==> flow/design.v <==
module delta_sigma_modulator (
  input wire clk,       
  input wire reset,     
  input wire data_in,   
  output reg quant_out  
);
  reg [15:0] integrator1, integrator2, integrator3;  
  reg [15:0] feedback1, feedback2, feedback3;        
  reg [2:0]  quantizer;                              
  always @(posedge clk or posedge reset) begin
    if (reset) begin
      integrator1 <= 16'b0;
      integrator2 <= 16'b0;
      integrator3 <= 16'b0;
      feedback1   <= 16'b0;
      feedback2   <= 16'b0;
      feedback3   <= 16'b0;
      quantizer   <= 3'b0;
    end else begin
      integrator1 <= integrator1 + data_in - feedback1;
      integrator2 <= integrator2 + integrator1 - feedback2;
      integrator3 <= integrator3 + integrator2 - feedback3;
      quantizer <= {integrator3[15], integrator2[15], integrator1[15]};  
      feedback1 <= (quantizer[0] << 15);  
      feedback2 <= (quantizer[1] << 15);  
      feedback3 <= (quantizer[2] << 15);  
    end
  end
  always @(posedge clk) begin
    quant_out <= quantizer[2];
  end
endmodule
Tool chain data of delta_sigma_modulator --
What the tools print for delta_sigma_modulator, step after step. Lines are those of the file above, counted from 1. Operators: Yosys type, input widths -> output width; for muxes data width and select width s. Library cell names are shortened. The mark n/a stands for no value.
Set-up: design top delta_sigma_modulator, clock input clk, library sky130hd, corner tt_025C_1v80

Elaborated design --
Yosys after proc, flatten, opt, wreduce and memory -nomap, before mapping. Enables and synchronous resets that opt folds into registers are not counted as muxes. Memory bits, and registers merged into a memory's read port (data or address), are not among the register bits. Print and check cells are not counted. Equal cells are merged and count once.
Bit counts: register bits after elaboration 55, bits of input ports 3, output and inout bits 1, word-level cells 14
Cells by class: $add $sub $neg 6
Operators with widths (number):
- $sub 16x16->16 | 3
- $add 16x16->16 | 2
- $add 16x1->16 | 1

Depth --
Depth = most cells in a row (Yosys ltp): at word level without a register or memory, in the mapped netlist without a sequential cell, where the memories' decode and read muxes count.
Logic depth: depth in word-level cells 2, ABC_AREA 0, mapped depth 11

Netlist --
The flow's flattened synthesis, as Yosys stat reports it; memories are mapped. The netlist is that of the ABC_AREA named above (0 if unset); the other value can give another one. Totals and module areas in this step are rounded.
Cells by type:
- dfrtp_1 | number 54, total area 1.35E+03 sq um
- ha_1 | number 75, total area 938.4 sq um
- inv_1 | number 107, total area 401.635 sq um
- xnor2_1 | number 32, total area 280.269 sq um
- xor2_1 | number 16, total area 140.134 sq um
- a21o_1 | number 16, total area 120.115 sq um
- a21oi_1 | number 24, total area 120.115 sq um
- o21ai_0 | number 15, total area 75.072 sq um
- nand2_1 | number 18, total area 67.565 sq um
- nor2_1 | number 17, total area 63.811 sq um
- nand2b_1 | number 8, total area 50.048 sq um
- o21bai_1 | number 5, total area 37.536 sq um
- a221oi_2 | number 2, total area 30.029 sq um
- nand3_1 | number 6, total area 30.029 sq um
- a41oi_1 | number 3, total area 26.275 sq um
- a31oi_1 | number 4, total area 25.024 sq um
- and3_1 | number 4, total area 25.024 sq um
- nand4_1 | number 4, total area 25.024 sq um
Not listed: further types 31, cells in them 43.
Mapped netlist: cell count 453, cell area after synthesis 4200 sq um, area of sequential cells 1400 sq um, flip-flops 55

Timing after synthesis --
OpenSTA on the mapped netlist: ideal clock, no wires. The path of least setup slack (recovery checks aside). Input and output delay are each 20% of the period. Register names are those of the netlist, which keeps one name where synthesis merged equal registers.
Timing post-synthesis: kind register to register, from register integrator1[2], to register integrator2[12], clock period 2.12 ns, library setup time 0.080 ns, time at the first pin 0.000 ns, arrival 2.061 ns, slack -0.021 ns, delay of the path 2.141 ns, driving pins on the path 11, path buffers 0, period reached after synthesis 2.141 ns
"delay of the path" is the arrival time less input delay plus setup time. "driving pins on the path": output pins that drive a net of the path, with the launching flip-flop's if there is one; two outputs of one cell count as two. "period reached after synthesis" is the clock period less the worst setup slack; recovery checks do not enter. This is arithmetic on one report: input and output delays are still those of the set period (20% each). Between the ends stands the longest chain of elaborated cells between them, by number of cells; it is not shown to be the way that was timed. Of several equally long chains one is given. Each line given opens the expression or statement behind the cell; cells for indexed reads and writes are added by Yosys, which also makes memories of some case tables.
On the way, post-synthesis: cell sequence dfrtp_1 inv_1 ha_1 inv_1 ha_1 nor2b_1 o31a_1 nor2_1 o21ai_1 a221oi_1 xnor2_1, length of the longest elaborated chain 2
Ends and longest elaborated chain, post-synthesis:
- start: declaration | RTL line 7 | reg [15:0] integrator1, integrator2, integrator3;
- start: assignment | RTL line 12 | integrator1 <= 16'b0;
- start: assignment | RTL line 20 | integrator1 <= integrator1 + data_in - feedback1;
- $add 16x16->16 | RTL line 21 | integrator2 <= integrator2 + integrator1 - feedback2;
- $sub 16x16->16 | RTL line 21
- end: assignment | RTL line 13 | integrator2 <= 16'b0;
- end: assignment | RTL line 21
- end: declaration | RTL line 7

Path in the finished layout --
Path of least setup slack in the final report of entry A (OpenROAD, finished layout, wires in). Where an end is a register, its clock arrival counts in the times.
Timing post-layout: kind register to register, from register integrator1[2], to register integrator2[13], clock period 3.24 ns, library setup time 0.12 ns, time at the first pin 0.30 ns, arrival 2.63 ns, slack 0.80 ns, driving pins on the path 10, path buffers 0
Between the ends stands the longest chain of elaborated cells between them, by number of cells; it is not shown to be the way that was timed. Of several equally long chains one is given.
On the way, post-layout: cell sequence dfrtp_1 inv_1 ha_1 inv_1 ha_1 a21oi_1 a21oi_1 a31oi_1 o21ai_0 xor2_1, length of the longest elaborated chain 2
Ends and longest elaborated chain, post-layout:
- start: declaration | RTL line 7 | reg [15:0] integrator1, integrator2, integrator3;
- start: assignment | RTL line 12 | integrator1 <= 16'b0;
- start: assignment | RTL line 20 | integrator1 <= integrator1 + data_in - feedback1;
- $add 16x16->16 | RTL line 21 | integrator2 <= integrator2 + integrator1 - feedback2;
- $sub 16x16->16 | RTL line 21
- end: assignment | RTL line 13 | integrator2 <= 16'b0;
- end: assignment | RTL line 21
- end: declaration | RTL line 7

Subject: delta_sigma_modulator on sky130hd, stored results

Hello all,

Module delta_sigma_modulator, platform sky130hd: 2 stored runs of the flow (Yosys, OpenROAD) with differing settings, in no particular order. Input and output delays are each 20% of the period that was set; the output load is 0.01 pF.
"achieved period": clock period set for the run, less the worst setup slack. It is reckoned from that one timing run; input and output delays stay at 20% of the period that was set.
By "critical setup path time" is meant the share of the clock period that the worst setup path is allowed (20% is reserved at inputs, 20% at outputs), minus its slack. Clock arrival times at its registers enter into it.
The measured numbers are rounded.

* Entry A | settings: period_ns 3.24; CORE_UTILIZATION 30; PLACE_DENSITY_LB_ADDON 0.12; CELL_PAD_IN_SITES_DETAIL_PLACEMENT 1; ABC_AREA 0; GPL_ROUTABILITY_DRIVEN 1; SLEW_MARGIN 15; CAP_MARGIN 20; CORE_MARGIN 2 | results: achieved period 2.443 ns; sum of negative setup slack 0.000 ns; worst setup slack after layout 0.80 ns; std-cell area (final layout) 4,600 sq um; critical setup path time 2.44 ns; worst path kind register to register; utilization 33%; post-synthesis cell area 4,200 sq um; die size 15,000 sq um; worst hold slack in the final report 0.35 ns
* Entry B | settings: period_ns 2.52; CORE_UTILIZATION 44; PLACE_DENSITY 0.92; CORE_MARGIN 10; CELL_PAD_IN_SITES_DETAIL_PLACEMENT 0; ABC_AREA 1; GPL_ROUTABILITY_DRIVEN 1; CTS_CLUSTER_SIZE 59; CTS_CLUSTER_DIAMETER 377; CAP_MARGIN 20; MIN_ROUTING_LAYER met1; SLEW_MARGIN 20 | results: critical setup path time 2.01 ns; worst path kind register to register; utilization 48%; post-synthesis cell area 4,900 sq um; sum of negative setup slack 0.000 ns; worst hold slack in the final report 0.35 ns; worst setup slack after layout 0.51 ns; achieved period 2.006 ns; die size 16,000 sq um; std-cell area (final layout) 5,200 sq um

Thanks
